==> flow/design.v <==
module NumbersBitMap	(	
					input		logic	clk,
					input		logic	resetN,
					input 	logic	[10:0] offsetX, 
					input 	logic	[10:0] offsetY,
					input		logic	InsideRectangle,  
					input 	logic	[3:0] digit,  
					output	logic				drawingRequest,  
					output	logic	[7:0]		RGBout
);
parameter  logic	[7:0] digit_color = 8'hff ;  
bit [0:15] [0:31] [0:15] number_bitmap  = {
{16'b	0000001111100000,
16'b	0000111111111000,
16'b	0000111111111000,
16'b	0001111111111100,
16'b	0011111001111100,
16'b	0011100000111110,
16'b	0111100000011110,
16'b	0111100000011110,
16'b	1111100000011111,
16'b	1111000000001111,
16'b	1111000000001111,
16'b	1111000000001111,
16'b	1111000000001111,
16'b	1111000000001111,
16'b	1111000000001111,
16'b	1111000000001111,
16'b	1111000000001111,
16'b	1111000000001111,
16'b	1111000000001111,
16'b	1111000000001111,
16'b	1111000000001111,
16'b	1111000000001111,
16'b	1111000000001111,
16'b	1111000000011110,
16'b	1111100000011110,
16'b	0111110000111110,
16'b	0111110000111100,
16'b	0011111001111100,
16'b	0011111111111000,
16'b	0001111111111000,
16'b	0000111111110000,
16'b	0000011111000000},
{16'b	0000000011100000,
16'b	0000000111100000,
16'b	0000011111100000,
16'b	0000111111100000,
16'b	0001111111100000,
16'b	0011111111100000,
16'b	0111111011100000,
16'b	0111100011100000,
16'b	0111000011100000,
16'b	0010000011100000,
16'b	0000000011100000,
16'b	0000000011100000,
16'b	0000000011100000,
16'b	0000000011100000,
16'b	0000000011100000,
16'b	0000000011100000,
16'b	0000000011100000,
16'b	0000000011100000,
16'b	0000000011100000,
16'b	0000000011100000,
16'b	0000000011100000,
16'b	0000000011100000,
16'b	0000000011100000,
16'b	0000000011100000,
16'b	0000000011100000,
16'b	0000000011100000,
16'b	0000000011100000,
16'b	0000000011100000,
16'b	0111111111111111,
16'b	0111111111111111,
16'b	0111111111111111,
16'b	0111111111111111},
{16'b	0000111111100000,
16'b	0001111111110000,
16'b	0111111111111000,
16'b	1111111111111000,
16'b	1111110011111100,
16'b	1111000011111100,
16'b	1110000001111110,
16'b	0000000000111110,
16'b	0000000000111110,
16'b	0000000000111110,
16'b	0000000000111100,
16'b	0000000001111100,
16'b	0000000001111100,
16'b	0000000001111000,
16'b	0000000011111000,
16'b	0000000011111000,
16'b	0000000011111000,
16'b	0000000011110000,
16'b	0000000011100000,
16'b	0000000111000000,
16'b	0000001111000000,
16'b	0000011110000000,
16'b	0000111100000000,
16'b	0001111100000000,
16'b	0001111100000000,
16'b	0011111000000000,
16'b	0111110000000001,
16'b	1111100000000011,
16'b	1111111111111111,
16'b	1111111111111111,
16'b	1111111111111111,
16'b	1111111111111111},
{16'b	0000111111100000,
16'b	0001111111111000,
16'b	0111111111111000,
16'b	1111111111111000,
16'b	1111110011111100,
16'b	1111000001111100,
16'b	1110000001111100,
16'b	0000000000111110,
16'b	0000000000111100,
16'b	0000000000111100,
16'b	0000000000111100,
16'b	0000000001111100,
16'b	0000000011111000,
16'b	0000000011111000,
16'b	0001111111110000,
16'b	0001111111000000,
16'b	0001111111111000,
16'b	0001111111111000,
16'b	0000000011111100,
16'b	0000000001111110,
16'b	0000000000111111,
16'b	0000000000011111,
16'b	0000000000011111,
16'b	0000000000011111,
16'b	0000000000011111,
16'b	0000000000111111,
16'b	1110000001111110,
16'b	1111100011111110,
16'b	1111111111111100,
16'b	1111111111111000,
16'b	0111111111111000,
16'b	0001111111000000},
{16'b	0000000011111000,
16'b	0000000011111000,
16'b	0000000011111000,
16'b	0000000011111000,
16'b	0000000111111000,
16'b	0000001111111000,
16'b	0000001101111000,
16'b	0000011101111000,
16'b	0000011101111000,
16'b	0000111101111000,
16'b	0001111101111000,
16'b	0001111101111000,
16'b	0001111001111000,
16'b	0011111001111000,
16'b	0011110001111000,
16'b	0111100001111000,
16'b	0111100001111000,
16'b	1111000001111000,
16'b	1110000001111000,
16'b	1110000001111000,
16'b	1110000001111000,
16'b	1111111111111111,
16'b	1111111111111111,
16'b	1111111111111111,
16'b	0000000001111000,
16'b	0000000001111000,
16'b	0000000001111000,
16'b	0000000001111000,
16'b	0000000001111000,
16'b	0000000001111000,
16'b	0000000001111000,
16'b	0000000011111100},
{16'b	0111111111111111,
16'b	0111111111111111,
16'b	0111111111111110,
16'b	0111111111111100,
16'b	0111100000000000,
16'b	0111100000000000,
16'b	0111100000000000,
16'b	0111100000000000,
16'b	0111100000000000,
16'b	0111100000000000,
16'b	0111100000000000,
16'b	0111111111100000,
16'b	0111111111111000,
16'b	0111111111111000,
16'b	0111111111111100,
16'b	0010000011111110,
16'b	0000000001111110,
16'b	0000000000111111,
16'b	0000000000011111,
16'b	0000000000011111,
16'b	0000000000001111,
16'b	0000000000001111,
16'b	0000000000001111,
16'b	0000000000011111,
16'b	0000000000011111,
16'b	1000000000111110,
16'b	1100000001111110,
16'b	1111100011111100,
16'b	1111111111111000,
16'b	1111111111111000,
16'b	1111111111110000,
16'b	0001111111000000},
{16'b	0000000111111100,
16'b	0000011111111110,
16'b	0000111111111110,
16'b	0001111111111111,
16'b	0001111100001111,
16'b	0011111100000001,
16'b	0011111000000000,
16'b	0111110000000000,
16'b	0111100000000000,
16'b	1111100000000000,
16'b	1111000000000000,
16'b	1111000000000000,
16'b	1111000000000000,
16'b	1111001111111000,
16'b	1111111111111100,
16'b	1111111111111110,
16'b	1111111111111111,
16'b	1111111101111111,
16'b	1111100000011111,
16'b	1111000000001111,
16'b	1111000000000111,
16'b	1111000000000111,
16'b	1111000000000111,
16'b	1111000000000111,
16'b	1111100000001111,
16'b	1111100000001111,
16'b	0111110000011111,
16'b	0111111101111110,
16'b	0011111111111110,
16'b	0001111111111100,
16'b	0001111111111000,
16'b	0000011111100000},
{16'b	1111111111111111,
16'b	1111111111111111,
16'b	1111111111111111,
16'b	1111111111111111,
16'b	1100000000001111,
16'b	1000000000011111,
16'b	0000000000011111,
16'b	0000000000011110,
16'b	0000000000111110,
16'b	0000000000111100,
16'b	0000000001111100,
16'b	0000000001111000,
16'b	0000000011111000,
16'b	0000000011111000,
16'b	0000000011111000,
16'b	0000000011111000,
16'b	0000000011110000,
16'b	0000000011110000,
16'b	0000000011100000,
16'b	0000000011100000,
16'b	0000000111100000,
16'b	0000000111100000,
16'b	0000001111000000,
16'b	0000001111000000,
16'b	0000011110000000,
16'b	0000011110000000,
16'b	0000111110000000,
16'b	0000111100000000,
16'b	0000111100000000,
16'b	0001111100000000,
16'b	0001111100000000,
16'b	0001111100000000},
{16'b	0000111111110000,
16'b	0001111111111000,
16'b	0011111111111100,
16'b	0111111111111110,
16'b	0111111011111110,
16'b	1111100000111111,
16'b	1111100000011111,
16'b	1111000000001111,
16'b	1111000000001111,
16'b	1111000000001111,
16'b	1111100000011110,
16'b	0111110000111110,
16'b	0111111001111100,
16'b	0011111111111000,
16'b	0001111111111000,
16'b	0000111111100000,
16'b	0000111111110000,
16'b	0001111111111000,
16'b	0011111111111100,
16'b	0111111001111110,
16'b	1111100000111111,
16'b	1111000000001111,
16'b	1110000000001111,
16'b	1110000000000111,
16'b	1110000000000111,
16'b	1111000000001111,
16'b	1111100000011111,
16'b	1111111001111111,
16'b	1111111111111110,
16'b	0111111111111110,
16'b	0011111111111000,
16'b	0001111111110000},
{16'b	0000111111100000,
16'b	0001111111111000,
16'b	0011111111111000,
16'b	0111111111111100,
16'b	1111111011111100,
16'b	1111100000111110,
16'b	1111000000011110,
16'b	1111000000011111,
16'b	1110000000001111,
16'b	1110000000001111,
16'b	1110000000001111,
16'b	1110000000001111,
16'b	1111000000001111,
16'b	1111100000011111,
16'b	1111111011111111,
16'b	1111111111111111,
16'b	0111111111111111,
16'b	0011111111111111,
16'b	0001111111001111,
16'b	0000000000001111,
16'b	0000000000001111,
16'b	0000000000001111,
16'b	0000000000011110,
16'b	0000000000011110,
16'b	0000000000111110,
16'b	0000000001111100,
16'b	1000000011111100,
16'b	1111000011111000,
16'b	1111111111111000,
16'b	1111111111110000,
16'b	1111111111100000,
16'b	0011111100000000},
{16'b	0000011111100000,
16'b	0000011111100000,
16'b	0000011111100000,
16'b	0000011111100000,
16'b	0000111111110000,
16'b	0000110000111000,
16'b	0000110000111000,
16'b	0000110000111000,
16'b	0001110000111100,
16'b	0001100000011100,
16'b	0011100000011100,
16'b	0011000000001100,
16'b	0111000000001110,
16'b	0111000000001110,
16'b	0111000000001110,
16'b	0111000000001110,
16'b	0111000000001110,
16'b	0111000000001110,
16'b	0111000000001110,
16'b	1111111111111111,
16'b	1111111111111111,
16'b	1111111111111111,
16'b	1110000000000111,
16'b	1110000000000111,
16'b	1110000000000111,
16'b	1110000000000111,
16'b	1110000000000111,
16'b	1110000000000111,
16'b	1110000000000111,
16'b	1110000000000111,
16'b	1110000000000111,
16'b	1111000000001111},
{16'b	1111111111110000,
16'b	1111111111111000,
16'b	1111111111111100,
16'b	1111111111111110,
16'b	0111000011111110,
16'b	0111000000111111,
16'b	0111000000011111,
16'b	0111000000001111,
16'b	0111000000001111,
16'b	0111000000001111,
16'b	0111000000011110,
16'b	0111000000111110,
16'b	0111000001111100,
16'b	0111111111111000,
16'b	0111111111111000,
16'b	0111111111100000,
16'b	0111111111110000,
16'b	0111111111111000,
16'b	0111111111111100,
16'b	0111000001111110,
16'b	0111000000111111,
16'b	0111000000001111,
16'b	0111000000001111,
16'b	0111000000000111,
16'b	0111000000000111,
16'b	0111000000001111,
16'b	0111000000011111,
16'b	0111000001111111,
16'b	1111111111111110,
16'b	1111111111111110,
16'b	1111111111111000,
16'b	1111111111110000},
{16'b	0000001111111000,
16'b	0000111111111100,
16'b	0000111111111110,
16'b	0001111111111111,
16'b	0011111001000011,
16'b	0011100000000001,
16'b	0111100000000000,
16'b	0111100000000000,
16'b	1111100000000000,
16'b	1111000000000000,
16'b	1111000000000000,
16'b	1111000000000000,
16'b	1111000000000000,
16'b	1111000000000000,
16'b	1111000000000000,
16'b	1111000000000000,
16'b	1111000000000000,
16'b	1111000000000000,
16'b	1111000000000000,
16'b	1111000000000000,
16'b	1111000000000000,
16'b	1111000000000000,
16'b	1111000000000000,
16'b	1111000000000000,
16'b	1111100000000000,
16'b	0111110000000000,
16'b	0111110000000001,
16'b	0011111001000011,
16'b	0011111111111111,
16'b	0001111111111110,
16'b	0000111111111100,
16'b	0000011111111000},
{16'b	1111111111100000,
16'b	1111111111111000,
16'b	1111111111111000,
16'b	1111111111111100,
16'b	0111000001111100,
16'b	0111000000111110,
16'b	0111000000011110,
16'b	0111000000011110,
16'b	0111000000011111,
16'b	0111000000001111,
16'b	0111000000001111,
16'b	0111000000001111,
16'b	0111000000001111,
16'b	0111000000001111,
16'b	0111000000001111,
16'b	0111000000001111,
16'b	0111000000001111,
16'b	0111000000001111,
16'b	0111000000001111,
16'b	0111000000001111,
16'b	0111000000001111,
16'b	0111000000001111,
16'b	0111000000001111,
16'b	0111000000011110,
16'b	0111000000011110,
16'b	0111000000111110,
16'b	0111000000111100,
16'b	0111000001111100,
16'b	1111111111111000,
16'b	1111111111111000,
16'b	1111111111110000,
16'b	1111111111000000},
{16'b	1111111111111111,
16'b	1111111111111111,
16'b	1111111111111111,
16'b	1111111111111111,
16'b	1111000000000011,
16'b	1111000000000000,
16'b	1111000000000000,
16'b	1111000000000000,
16'b	1111000000000000,
16'b	1111000000000000,
16'b	1111000000000000,
16'b	1111000000000000,
16'b	1111000000000000,
16'b	1111000000000001,
16'b	1111111111111111,
16'b	1111111111111111,
16'b	1111111111111111,
16'b	1111111111111111,
16'b	1111000000000001,
16'b	1111000000000000,
16'b	1111000000000000,
16'b	1111000000000000,
16'b	1111000000000000,
16'b	1111000000000000,
16'b	1111000000000000,
16'b	1111000000000000,
16'b	1111000000000000,
16'b	1111000001000011,
16'b	1111111111111111,
16'b	1111111111111111,
16'b	1111111111111111,
16'b	1111111111111111},
{16'b	1111111111111111,
16'b	1111111111111111,
16'b	1111111111111111,
16'b	1111111111111111,
16'b	1111000000000011,
16'b	1111000000000000,
16'b	1111000000000000,
16'b	1111000000000000,
16'b	1111000000000000,
16'b	1111000000000000,
16'b	1111000000000000,
16'b	1111000000000000,
16'b	1111000000000000,
16'b	1111000000000001,
16'b	1111111111111111,
16'b	1111111111111111,
16'b	1111111111111111,
16'b	1111111111111111,
16'b	1111000000000001,
16'b	1111000000000000,
16'b	1111000000000000,
16'b	1111000000000000,
16'b	1111000000000000,
16'b	1111000000000000,
16'b	1111000000000000,
16'b	1111000000000000,
16'b	1111000000000000,
16'b	1111000000000000,
16'b	1111000000000000,
16'b	1111000000000000,
16'b	1111000000000000,
16'b	1111000000000000}
} ; 
always_ff@(posedge clk or negedge resetN)
begin
	if(!resetN) begin
		drawingRequest <=	1'b0;
	end
	else begin
		drawingRequest <=	1'b0;
		if (InsideRectangle == 1'b1 )
			drawingRequest <= (number_bitmap[digit][offsetY][offsetX]);	 
	end 
end
assign RGBout = digit_color ;  
endmodule
# From RTL to reports: NumbersBitMap
# What the tools print for NumbersBitMap, step after step.
# Lines are those of the file above, counted from 1.
# Library cell names are shortened.
# Not given: n/a
# setup
design	NumbersBitMap
clk_port	clk
lib	sky130hd
lib_corner	tt_025C_1v80

# Elaborated design
# Yosys after proc, flatten, opt, wreduce and memory -nomap, before mapping. Enables and synchronous resets that opt folds into registers are not counted as muxes. Memory bits, and registers merged into a memory's read port (data or address), are not among the register bits. Print and check cells are not counted. Equal cells are merged and count once.
# bits
reg_bits	1
inputBits	29
# classes
add_sub_neg	5
shifts	1
mux	1
# op_table
cell	n
8192-bit by 18-bit indexed select with 1-bit output with constant A	1
17-bit by 12-bit adder with 18-bit output	1
14-bit by 16-bit adder with 17-bit output	1
4-bit by 11-bit subtractor with 12-bit output with constant A	1
5-bit by 11-bit subtractor with 12-bit output with constant A	1
4-bit by 4-bit subtractor with 5-bit output with constant A	1
1-bit 2-to-1 mux	1

# Longest topological paths
# Yosys ltp: most cells in a row. Word level: on the elaborated netlist, between registers, memories and ports. Mapped: between sequential cells and ports; inverters and the memories' decode and read muxes count.
# depth
word_depth	5
abc_area	0
ltp_mapped	17
mapped_depth_nobuf	16

# Mapped cells and area
# The flow's flattened synthesis, as Yosys stat reports it; memories are mapped. The netlist is that of the ABC_AREA named above (0 if unset); the other value can give another one.
# The area totals of this step are shown rounded.
# by_type
type	n	area_total_um2
o21ai_0	98	490.47
a21oi_1	92	460.442
clkbuf_1	83	311.549
nor2_1	77	289.027
nand2_1	60	225.216
ha_1	17	212.704
a211oi_1	20	150.144
nor3_1	24	120.115
a221oi_1	13	113.859
o2111ai_1	13	113.859
xnor2_1	13	113.859
nand2b_1	18	112.608
o31ai_1	15	112.608
a31oi_1	17	106.352
a2111oi_0	12	105.101
o211ai_1	14	105.101
fa_1	5	100.096
inv_1	24	90.086
# Other cell types: 55; their cells: 217.
# mapped
stdcells	832
area_mm2	0.005
sequential_area_mm2	0.000025
flip_flops	1

# Path before layout
# Source: OpenSTA report_checks on the synthesized netlist (no wires, ideal clock, input and output delay 20% of the period each), path of least setup slack; recovery checks are left aside. Register names are those of the netlist, which keeps one name where synthesis merged equal registers.
# synth_path
path_kind	input port to flip-flop
startpoint	input offsetX[7]
endpoint	register drawingRequest
clock_period_ns	7.61
setup_ns	0.111
t_first_pin_ns	1.522
t_arrival_ns	5.177
required_ns	7.499
setup_slack_ns	2.321
delay_ns	3.766
stages	14
path_buffers	0
synth_period_reached_ns	5.289
# "delay_ns" = arrival - input delay + setup time.
# "stages": output pins that drive a net of the path, with the launching flip-flop's if there is one; two outputs of one cell count as two.
# "synth_period_reached_ns" = period - worst setup slack (recovery checks aside). The figure is calculated, with input and output delays left at 20% of the set period.
# Between the ends stands the longest chain of elaborated cells between them, by number of cells; it is not shown to be the way that was timed. Of several equally long chains one is given.
# A line is the first line of the expression or statement that the cell stems from. Yosys adds cells for indexed reads and writes and turns some case tables into memories.
# A register here has more assigning lines than the two given.
# synth_via
path_cell_list	nor2_1 nor4b_1 xnor2_1 fa_1 ha_1 and3_1 a221oi_1 o31a_1 nor3_2 or2_4 or4_1 a311oi_1 a2111oi_1 a2111oi_2
elab_chain_cells	4
# synth_rtl
item	line	source
from (decl)	4	input logic [10:0] offsetX,
4-bit by 11-bit subtractor with 12-bit output	534	drawingRequest <= (number_bitmap[digit][offsetY][offsetX]);
17-bit by 12-bit adder with 18-bit output	534
8192-bit by 18-bit indexed select with 1-bit output	534
1-bit 2-to-1 mux	533	if (InsideRectangle == 1'b1 )
to (assign)	532	drawingRequest <= 1'b0;
to (assign)	534
to (decl)	8	output logic drawingRequest,

# module NumbersBitMap, platform sky130hd, 2 stored runs of the flow under differing settings, order arbitrary. Input and output delays are each 20% of the period that was set; the output load is 0.01 pF.
# A setting shown as n/a is not set for that run.
run	period_ns	CORE_UTILIZATION	PLACE_DENSITY_LB_ADDON	HOLD_SLACK_MARGIN	GPL_TIMING_DRIVEN	CTS_CLUSTER_SIZE	CTS_CLUSTER_DIAMETER	CAP_MARGIN	CORE_MARGIN	SLEW_MARGIN	CORE_ASPECT_RATIO	CELL_PAD_IN_SITES_GLOBAL_PLACEMENT	CELL_PAD_IN_SITES_DETAIL_PLACEMENT	GPL_ROUTABILITY_DRIVEN
flow run 1	7.34	69	0.28	0.19	0	94	276	20	2	20	n/a	n/a	n/a	n/a
flow run 2	4.14	52	n/a	n/a	n/a	24	n/a	5	2	25	1.49	2	1	1
# Flow run 1: no results, routing failed with GRT-0116
# Flow run 2: no results, placement failed with GPL-0301
